==> flow/design.v <==
module kmeans_distance_unit (
    input  [7:0] x1, y1, z1,
    input  [7:0] x2, y2, z2,
    output [17:0] dist2
);
    wire [8:0] dx = (x1 > x2) ? (x1 - x2) : (x2 - x1);
    wire [8:0] dy = (y1 > y2) ? (y1 - y2) : (y2 - y1);
    wire [8:0] dz = (z1 > z2) ? (z1 - z2) : (z2 - z1);
    assign dist2 = dx*dx + dy*dy + dz*dz;
endmodule
module kmeans_fsm_k7 #(
    parameter N    = 41,
    parameter ITER = 20
)(
    input clk,
    input rst,
    input [17:0] d0, d1, d2, d3, d4, d5, d6,
    input [7:0]  x, y, z,
    output reg [5:0] idx,
    output reg        we,
    output reg [5:0]  waddr,
    output reg [2:0]  wlabel,
    output reg [15:0] sumx0, sumx1, sumx2, sumx3, sumx4, sumx5, sumx6,
    output reg [15:0] sumy0, sumy1, sumy2, sumy3, sumy4, sumy5, sumy6,
    output reg [15:0] sumz0, sumz1, sumz2, sumz3, sumz4, sumz5, sumz6,
    output reg [5:0]  cnt0,  cnt1,  cnt2,  cnt3,  cnt4,  cnt5,  cnt6,
    output reg update_centroids,
    output reg done
);
    localparam SET_ADDR = 2'd0;
    localparam LATCH    = 2'd1;
    localparam APPLY    = 2'd2;
    localparam UPDATE   = 2'd3;
    reg [1:0] state;
    reg [5:0] i;
    reg [5:0] iter;
    reg [7:0] x_r, y_r, z_r;
    reg [5:0] idx_r;
    reg [2:0] lbl_r;
    reg [2:0]  min_lbl;
    reg [17:0] min_d;
    always @(*) begin
        min_lbl = 3'd0;
        min_d   = d0;
        if (d1 < min_d) begin min_d = d1; min_lbl = 3'd1; end
        if (d2 < min_d) begin min_d = d2; min_lbl = 3'd2; end
        if (d3 < min_d) begin min_d = d3; min_lbl = 3'd3; end
        if (d4 < min_d) begin min_d = d4; min_lbl = 3'd4; end
        if (d5 < min_d) begin min_d = d5; min_lbl = 3'd5; end
        if (d6 < min_d) begin min_d = d6; min_lbl = 3'd6; end
    end
    always @(posedge clk or posedge rst) begin
        if (rst) begin
            state <= SET_ADDR;
            i     <= 0;
            iter  <= 0;
            done  <= 0;
            idx <= 0;
            we  <= 0;
            update_centroids <= 0;
            sumx0<=0; sumx1<=0; sumx2<=0; sumx3<=0; sumx4<=0; sumx5<=0; sumx6<=0;
            sumy0<=0; sumy1<=0; sumy2<=0; sumy3<=0; sumy4<=0; sumy5<=0; sumy6<=0;
            sumz0<=0; sumz1<=0; sumz2<=0; sumz3<=0; sumz4<=0; sumz5<=0; sumz6<=0;
            cnt0<=0;  cnt1<=0;  cnt2<=0;  cnt3<=0;  cnt4<=0;  cnt5<=0;  cnt6<=0;
        end else if (!done) begin
            we <= 0;
            update_centroids <= 0;
            case (state)
            SET_ADDR: begin
                idx <= i;
                state <= LATCH;
            end
            LATCH: begin
                x_r   <= x;
                y_r   <= y;
                z_r   <= z;
                idx_r <= i;
                lbl_r <= min_lbl;  
                state <= APPLY;
            end
            APPLY: begin
                we     <= 1;
                waddr  <= idx_r;
                wlabel <= lbl_r;
                case (lbl_r)
                    3'd0: begin sumx0<=sumx0+x_r; sumy0<=sumy0+y_r; sumz0<=sumz0+z_r; cnt0<=cnt0+1; end
                    3'd1: begin sumx1<=sumx1+x_r; sumy1<=sumy1+y_r; sumz1<=sumz1+z_r; cnt1<=cnt1+1; end
                    3'd2: begin sumx2<=sumx2+x_r; sumy2<=sumy2+y_r; sumz2<=sumz2+z_r; cnt2<=cnt2+1; end
                    3'd3: begin sumx3<=sumx3+x_r; sumy3<=sumy3+y_r; sumz3<=sumz3+z_r; cnt3<=cnt3+1; end
                    3'd4: begin sumx4<=sumx4+x_r; sumy4<=sumy4+y_r; sumz4<=sumz4+z_r; cnt4<=cnt4+1; end
                    3'd5: begin sumx5<=sumx5+x_r; sumy5<=sumy5+y_r; sumz5<=sumz5+z_r; cnt5<=cnt5+1; end
                    3'd6: begin sumx6<=sumx6+x_r; sumy6<=sumy6+y_r; sumz6<=sumz6+z_r; cnt6<=cnt6+1; end
                endcase
                if (i == N-1) begin
                    i <= 0;
                    state <= UPDATE;
                end else begin
                    i <= i + 1;
                    state <= SET_ADDR;
                end
            end
            UPDATE: begin
                update_centroids <= 1;
                if (iter == ITER-1) begin
                    done <= 1;
                end else begin
                    iter <= iter + 1;
                    sumx0<=0; sumx1<=0; sumx2<=0; sumx3<=0; sumx4<=0; sumx5<=0; sumx6<=0;
                    sumy0<=0; sumy1<=0; sumy2<=0; sumy3<=0; sumy4<=0; sumy5<=0; sumy6<=0;
                    sumz0<=0; sumz1<=0; sumz2<=0; sumz3<=0; sumz4<=0; sumz5<=0; sumz6<=0;
                    cnt0<=0;  cnt1<=0;  cnt2<=0;  cnt3<=0;  cnt4<=0;  cnt5<=0;  cnt6<=0;
                    state <= SET_ADDR;
                end
            end
            endcase
        end
    end
endmodule
module kmeans_point_memory #(
    parameter N = 41
)(
    input clk,
    input  [5:0] raddr,          
    output [7:0] x, y, z,
    output [2:0] label,          
    input        we,
    input  [5:0] waddr,
    input  [2:0] wlabel
);
    reg [7:0] x_mem [0:N-1];
    reg [7:0] y_mem [0:N-1];
    reg [7:0] z_mem [0:N-1];
    reg [2:0] label_mem [0:N-1];
    integer i;
    initial begin
    x_mem[0]=10;  y_mem[0]=10;  z_mem[0]=10;
    x_mem[1]=13;  y_mem[1]=12;  z_mem[1]=9;
    x_mem[2]=8;   y_mem[2]=15;  z_mem[2]=11;
    x_mem[3]=12;  y_mem[3]=11;  z_mem[3]=13;
    x_mem[4]=9;   y_mem[4]=14;  z_mem[4]=8;
    x_mem[5]=50;  y_mem[5]=50;  z_mem[5]=50;
    x_mem[6]=52;  y_mem[6]=48;  z_mem[6]=53;
    x_mem[7]=48;  y_mem[7]=55;  z_mem[7]=49;
    x_mem[8]=51;  y_mem[8]=53;  z_mem[8]=52;
    x_mem[9]=49;  y_mem[9]=47;  z_mem[9]=48;
    x_mem[10]=90; y_mem[10]=20; z_mem[10]=70;
    x_mem[11]=88; y_mem[11]=23; z_mem[11]=72;
    x_mem[12]=93; y_mem[12]=18; z_mem[12]=68;
    x_mem[13]=91; y_mem[13]=21; z_mem[13]=74;
    x_mem[14]=87; y_mem[14]=19; z_mem[14]=69;
    x_mem[15]=20; y_mem[15]=80; z_mem[15]=30;
    x_mem[16]=22; y_mem[16]=78; z_mem[16]=33;
    x_mem[17]=18; y_mem[17]=83; z_mem[17]=28;
    x_mem[18]=21; y_mem[18]=81; z_mem[18]=31;
    x_mem[19]=19; y_mem[19]=79; z_mem[19]=29;
    x_mem[20]=70; y_mem[20]=70; z_mem[20]=20;
    x_mem[21]=72; y_mem[21]=68; z_mem[21]=25;
    x_mem[22]=68; y_mem[22]=75; z_mem[22]=18;
    x_mem[23]=71; y_mem[23]=69; z_mem[23]=22;
    x_mem[24]=69; y_mem[24]=73; z_mem[24]=21;
    x_mem[25]=40; y_mem[25]=10; z_mem[25]=90;
    x_mem[26]=42; y_mem[26]=12; z_mem[26]=88;
    x_mem[27]=38; y_mem[27]=9;  z_mem[27]=93;
    x_mem[28]=41; y_mem[28]=11; z_mem[28]=91;
    x_mem[29]=39; y_mem[29]=8;  z_mem[29]=89;
    x_mem[30]=100; y_mem[30]=100; z_mem[30]=100;
    x_mem[31]=102; y_mem[31]=98;  z_mem[31]=99;
    x_mem[32]=98;  y_mem[32]=101; z_mem[32]=103;
    x_mem[33]=101; y_mem[33]=99;  z_mem[33]=97;
    x_mem[34]=99;  y_mem[34]=102; z_mem[34]=101;
    x_mem[35]=120; y_mem[35]=5;   z_mem[35]=90;
    x_mem[36]=30;  y_mem[36]=80;  z_mem[36]=10;
    x_mem[37]=5;   y_mem[37]=100; z_mem[37]=40;
    x_mem[38]=115; y_mem[38]=60;  z_mem[38]=20;
    x_mem[39]=60;  y_mem[39]=5;   z_mem[39]=120;
    x_mem[40]=55;  y_mem[40]=20;  z_mem[40]=115;
end
    assign x     = x_mem[raddr];
    assign y     = y_mem[raddr];
    assign z     = z_mem[raddr];
    assign label = label_mem[raddr];
    always @(posedge clk)
        if (we)
            label_mem[waddr] <= wlabel;
endmodule
module kmeans_top #(
    parameter N    = 41,
    parameter ITER = 20         
)(
    input  clk,
    input  rst,
    output done
);
    wire [5:0] idx;
    wire [7:0] x, y, z;
    wire        we;
    wire [5:0]  waddr;
    wire [2:0]  wlabel;
    reg [7:0] cx0, cy0, cz0;
    reg [7:0] cx1, cy1, cz1;
    reg [7:0] cx2, cy2, cz2;
    reg [7:0] cx3, cy3, cz3;
    reg [7:0] cx4, cy4, cz4;
    reg [7:0] cx5, cy5, cz5;
    reg [7:0] cx6, cy6, cz6;
    wire [17:0] d0, d1, d2, d3, d4, d5, d6;
    wire [15:0] sumx0, sumx1, sumx2, sumx3, sumx4, sumx5, sumx6;
    wire [15:0] sumy0, sumy1, sumy2, sumy3, sumy4, sumy5, sumy6;
    wire [15:0] sumz0, sumz1, sumz2, sumz3, sumz4, sumz5, sumz6;
    wire [5:0]  cnt0,  cnt1,  cnt2,  cnt3,  cnt4,  cnt5,  cnt6;
    wire update_centroids;
    initial begin
        cx0=10;  cy0=10;  cz0=10;
        cx1=50;  cy1=50;  cz1=50;
        cx2=90;  cy2=20;  cz2=70;
        cx3=20;  cy3=80;  cz3=30;
        cx4=70;  cy4=70;  cz4=20;
        cx5=40;  cy5=10;  cz5=90;
        cx6=100; cy6=100; cz6=100;
    end
    kmeans_point_memory #(N) PM (
        .clk(clk),
        .raddr(idx),
        .x(x), .y(y), .z(z),
        .label(),
        .we(we),
        .waddr(waddr),
        .wlabel(wlabel)
    );
    kmeans_distance_unit DU0 (x,y,z,cx0,cy0,cz0,d0);
    kmeans_distance_unit DU1 (x,y,z,cx1,cy1,cz1,d1);
    kmeans_distance_unit DU2 (x,y,z,cx2,cy2,cz2,d2);
    kmeans_distance_unit DU3 (x,y,z,cx3,cy3,cz3,d3);
    kmeans_distance_unit DU4 (x,y,z,cx4,cy4,cz4,d4);
    kmeans_distance_unit DU5 (x,y,z,cx5,cy5,cz5,d5);
    kmeans_distance_unit DU6 (x,y,z,cx6,cy6,cz6,d6);
    kmeans_fsm_k7 #(N, ITER) FSM (
        .clk(clk),
        .rst(rst),
        .d0(d0), .d1(d1), .d2(d2),
        .d3(d3), .d4(d4), .d5(d5), .d6(d6),
        .x(x), .y(y), .z(z),
        .idx(idx),
        .we(we),
        .waddr(waddr),
        .wlabel(wlabel),
        .sumx0(sumx0), .sumx1(sumx1), .sumx2(sumx2),
        .sumx3(sumx3), .sumx4(sumx4), .sumx5(sumx5), .sumx6(sumx6),
        .sumy0(sumy0), .sumy1(sumy1), .sumy2(sumy2),
        .sumy3(sumy3), .sumy4(sumy4), .sumy5(sumy5), .sumy6(sumy6),
        .sumz0(sumz0), .sumz1(sumz1), .sumz2(sumz2),
        .sumz3(sumz3), .sumz4(sumz4), .sumz5(sumz5), .sumz6(sumz6),
        .cnt0(cnt0), .cnt1(cnt1), .cnt2(cnt2),
        .cnt3(cnt3), .cnt4(cnt4), .cnt5(cnt5), .cnt6(cnt6),
        .update_centroids(update_centroids),
        .done(done)
    );
    always @(posedge clk) begin
        if (update_centroids) begin
            if (cnt0) cx0<=sumx0/cnt0; else cx0<=10;
            if (cnt1) cx1<=sumx1/cnt1; else cx1<=50;
            if (cnt2) cx2<=sumx2/cnt2; else cx2<=90;
            if (cnt3) cx3<=sumx3/cnt3; else cx3<=20;
            if (cnt4) cx4<=sumx4/cnt4; else cx4<=70;
            if (cnt5) cx5<=sumx5/cnt5; else cx5<=40;
            if (cnt6) cx6<=sumx6/cnt6; else cx6<=120;
            if (cnt0) cy0<=sumy0/cnt0; else cy0<=10;
            if (cnt1) cy1<=sumy1/cnt1; else cy1<=50;
            if (cnt2) cy2<=sumy2/cnt2; else cy2<=20;
            if (cnt3) cy3<=sumy3/cnt3; else cy3<=80;
            if (cnt4) cy4<=sumy4/cnt4; else cy4<=70;
            if (cnt5) cy5<=sumy5/cnt5; else cy5<=10;
            if (cnt6) cy6<=sumy6/cnt6; else cy6<=5;
            if (cnt0) cz0<=sumz0/cnt0; else cz0<=10;
            if (cnt1) cz1<=sumz1/cnt1; else cz1<=50;
            if (cnt2) cz2<=sumz2/cnt2; else cz2<=70;
            if (cnt3) cz3<=sumz3/cnt3; else cz3<=30;
            if (cnt4) cz4<=sumz4/cnt4; else cz4<=20;
            if (cnt5) cz5<=sumz5/cnt5; else cz5<=90;
            if (cnt6) cz6<=sumz6/cnt6; else cz6<=90;
        end
    end
endmodule
### From RTL to reports: kmeans_top

Tool output for the design above, in the order of the flow.
Lines are those of the file above, counted from 1.
Library cell names are shortened.
A cell with - has no value.

| inputs | value |
|---|---|
| top module | kmeans_top |
| clock input | clk |
| library | sky130hd |
| library corner | tt_025C_1v80 |

### Word-level counts

Source: Yosys, flattened and elaborated, memories not mapped. Widths are those after wreduce. Registers that Yosys merges into a memory's read port (data or address) are not register bits. Print and check cells do not count. Equal cells are merged and count once.

| operators by class | value |
|---|---|
| reduce/logical cells | 5 |
| add/sub/neg operators | 2 |
| muxes and demuxes | 7 |
| bitwise logic cells | 2 |
| eq/ne operators | 6 |

Operators by type and width:

| kind | count |
|---|---|
| adder 6 x 1 -> 6 bit with constant B | 2 |
| case mux 2 bit (select 4 bit) | 1 |
| AND reduction 3 bit | 2 |
| == test 6 x 5 -> 1 bit with constant B | 1 |
| == test 6 bit with constant B | 1 |
| two-way mux 6 bit | 1 |
| == test 2 bit with constant B | 2 |
| nonzero test 4 bit | 1 |
| two-way mux 2 bit | 2 |
| two-way mux 1 bit | 3 |
| inverter 1 bit | 2 |
| == test 2 x 1 -> 1 bit with constant B | 1 |
| != test 2 bit with constant B | 1 |
| logical NOT 2 bit | 1 |
| AND reduction 2 bit | 1 |

| word-level totals | value |
|---|---|
| flip-flop bits (word level) | 15 |
| cells after elaboration | 26 |
| output and inout port bits | 1 |

### Longest topological paths

Depth = most cells in a row (Yosys ltp): at word level without a register or memory, in the mapped netlist without a sequential cell, where the memories' decode and read muxes count.

| logic depth | value |
|---|---|
| depth in word-level cells | 4 |
| ABC_AREA | 0 |
| mapped depth | 5 |
| depth with buffers taken out | 5 |

### Netlist

The flow's flattened synthesis, as Yosys stat reports it; memories are mapped. The netlist is that of the ABC_AREA named above (0 if unset); the other value can give another one.

Cells by type:

| cell type | count |
|---|---|
| dfrtp_1 | 16 |
| xnor2_1 | 5 |
| ha_1 | 3 |
| o21ai_0 | 7 |
| mux2_2 | 3 |
| dfstp_2 | 1 |
| nand4_1 | 4 |
| inv_1 | 5 |
| nand2_1 | 5 |
| nand2b_4 | 1 |
| buf_6 | 1 |
| nand4bb_1 | 1 |
| nor2_1 | 3 |
| a21bo_2 | 1 |
| nand3_1 | 2 |
| a22o_1 | 1 |
| a41oi_1 | 1 |
| nand4b_1 | 1 |

Other cell types: 11; their cells: 11.

| synthesis totals | value |
|---|---|
| flip-flops | 17 |
| standard cells after synthesis | 72 |
| synthesis area | 814.5 um^2 |
| buffers | 1 |

By module: a second synthesis without flattening, with its own total; a netlist apart from the flattened one above.

| unflattened totals | value |
|---|---|
| cell total of the unflattened synthesis | 25033 |
| area total of the unflattened synthesis | 198648.0 um^2 |

Rows give one instance, submodules left out.

Modules:

| module | area (um^2) | cells | instances | seq. area (um^2) |
|---|---|---|---|---|
| kmeans_top | 103755.8 | 14399 | 1 | 5044.8 |
| kmeans_distance_unit | 8683.3 | 1033 | 7 | 0.0 |
| kmeans_fsm_k7 | 27563.9 | 2851 | 1 | 11347.1 |
| kmeans_point_memory #(N=41) | 6545.0 | 552 | 1 | 3693.5 |

### Timing after synthesis

OpenSTA on the mapped netlist: ideal clock, no wires. The path of least setup slack (recovery checks aside). Input and output delay are each 20% of the period. Register names are those of the netlist, which keeps one name where synthesis merged equal registers.

| path after synthesis | value |
|---|---|
| path type | flip-flop to flip-flop |
| from | register FSM.iter[0] |
| to | register FSM.iter[1] |
| stages | 5 |
| path buffers | 0 |
| period | 1.68 ns |
| slack | 0.293 ns |
| arrival | 1.263 ns |
| delay of the path | 1.388 ns |
| synthesis period reached | 1.387 ns |

"delay of the path" = arrival - input delay + setup time.
"stages": output pins that drive a net of the path, with the launching flip-flop's if there is one; two outputs of one cell count as two.
"synthesis period reached" is the clock period less the worst setup slack; recovery checks do not enter. This is arithmetic on one report: input and output delays are still those of the set period (20% each).
The rows between start and end are the longest chain of elaborated cells between them; the timing report does not say that the signal goes this way. Where chains are equally long, one stands for them.
A line is the first line of the expression or statement that the cell stems from. Yosys adds cells for indexed reads and writes and turns some case tables into memories.

| between the ends, after synthesis | value |
|---|---|
| path through | dfrtp_1 -> ha_1 -> nand4bb_1 -> o21ai_2 -> mux2_2 |
| cells in the longest elaborated chain | 3 |
| elaborated cells between the ends (all ways) | 4 |
| source lines of those cells | 2 |

Ends and longest elaborated chain, after synthesis:

| what | RTL line | text |
|---|---|---|
| from (decl) | 36 | `reg [5:0] iter;` |
| from (assign) | 56 | `iter  <= 0;` |
| from (assign) | 107 | `iter <= iter + 1;` |
| == test 6 x 5 -> 1 bit | 104 | `if (iter == ITER-1) begin` |
| inverter 1 bit | - |  |
| AND reduction 3 bit | - |  |
| to (assign) | 56 |  |
| to (assign) | 107 |  |
| to (decl) | 36 |  |

### Worst path after layout

Path of least setup slack in the final report of run 1 (OpenROAD, finished layout, wires in). Where an end is a register, its clock arrival counts in the times.

| path after layout | value |
|---|---|
| path type | flip-flop to flip-flop |
| from | register FSM.done |
| to | register FSM.i[5] |
| period | 1.47 ns |
| arrival | 1.59 ns |
| stages | 5 |
| slack | 0.07 ns |
| path buffers | 1 |

The rows between start and end are the longest chain of elaborated cells between them; the timing report does not say that the signal goes this way. Where chains are equally long, one stands for them.
A register here has more assigning lines than the two given.

| between the ends, after layout | value |
|---|---|
| path through | dfrtp_2 -> buf_4 -> nand2b_4 -> or4_4 -> o311ai_1 |
| cells in the longest elaborated chain | 2 |
| elaborated cells between the ends (all ways) | 2 |
| source lines of those cells | 0 |

Ends and longest elaborated chain, after layout:

| what | RTL line | text |
|---|---|---|
| from (decl) | 28 | `output reg done` |
| from (assign) | 57 | `done  <= 0;` |
| from (assign) | 105 | `done <= 1;` |
| inverter 1 bit | - |  |
| AND reduction 2 bit | - |  |
| to (assign) | 55 | `i     <= 0;` |
| to (assign) | 98 | `i <= i + 1;` |
| to (decl) | 35 | `reg [5:0] i;` |

Measured results for kmeans_top: 2 stored runs of the Yosys and OpenROAD flow on sky130hd. The settings differ; the order carries no meaning. The constraints put input and output delay at 20% of the set period each and load the outputs with 0.01 pF.
By "overall power" is meant OpenSTA's value without simulated activity: inputs other than the clock are taken to toggle once in ten clock periods, and the tool carries that through the logic.

## Run 1

==> flow/run.sh <==
#!/bin/bash
# the make line also repeats the synthesis and layout settings of config.mk as NAME=value (left out here)
make -C /OpenROAD-flow-scripts/flow DESIGN_CONFIG=/design/flow/config.mk WORK_HOME=/design/flow/orfs CLKGATE_MAP_FILE= finish
==> flow/config.mk <==
export PLATFORM = sky130hd
export DESIGN_NAME = kmeans_top
export DESIGN_NICKNAME = kmeans_top
export VERILOG_FILES = /design/flow/design.v
export SDC_FILE = /design/flow/constraint.sdc
export NUM_CORES = 4
export LEC_CHECK = 0
export CAP_MARGIN = 20
export CORE_MARGIN = 2
export CORE_UTILIZATION = 47
export SLEW_MARGIN = 20
==> flow/constraint.sdc <==
create_clock -name core_clock -period 1.47 [get_ports {clk}]
set_input_delay 0.2940 -clock core_clock [delete_from_list [all_inputs] [get_ports {clk}]]
set_output_delay 0.2940 -clock core_clock [all_outputs]
set_load 0.01 [all_outputs]

| result of run 1 | value |
|---|---|
| overall power | 727 uW |
| die area | 2082.1 um^2 |
| standard-cell area of the final layout | 960.9 um^2 |
| final design utilization | 57.5% |
| netlist area reported by Yosys | 814.5 um^2 |
| total negative slack | 0.000 ns |
| setup slack of the critical path | 0.068 ns |

## Run 2

==> flow/run.sh <==
#!/bin/bash
# the make line also repeats the synthesis and layout settings of config.mk as NAME=value (left out here)
make -C /OpenROAD-flow-scripts/flow DESIGN_CONFIG=/design/flow/config.mk WORK_HOME=/design/flow/orfs CLKGATE_MAP_FILE= finish
==> flow/config.mk <==
export PLATFORM = sky130hd
export DESIGN_NAME = kmeans_top
export DESIGN_NICKNAME = kmeans_top
export VERILOG_FILES = /design/flow/design.v
export SDC_FILE = /design/flow/constraint.sdc
export NUM_CORES = 4
export LEC_CHECK = 0
export CAP_MARGIN = 20
export CELL_PAD_IN_SITES_DETAIL_PLACEMENT = 0
export CORE_ASPECT_RATIO = 1.16
export CORE_MARGIN = 5
export CORE_UTILIZATION = 30
export SETUP_SLACK_MARGIN = 0.29
export SLEW_MARGIN = 20
==> flow/constraint.sdc <==
create_clock -name core_clock -period 1.07 [get_ports {clk}]
set_input_delay 0.2140 -clock core_clock [delete_from_list [all_inputs] [get_ports {clk}]]
set_output_delay 0.2140 -clock core_clock [all_outputs]
set_load 0.01 [all_outputs]

| result of run 2 | value |
|---|---|
| total negative slack | -3.024 ns |
| setup slack of the critical path | -0.245 ns |
| overall power | 1026 uW |
| standard-cell area of the final layout | 1316.3 um^2 |
| final design utilization | 50.1% |
| die area | 3860.1 um^2 |
| netlist area reported by Yosys | 814.5 um^2 |
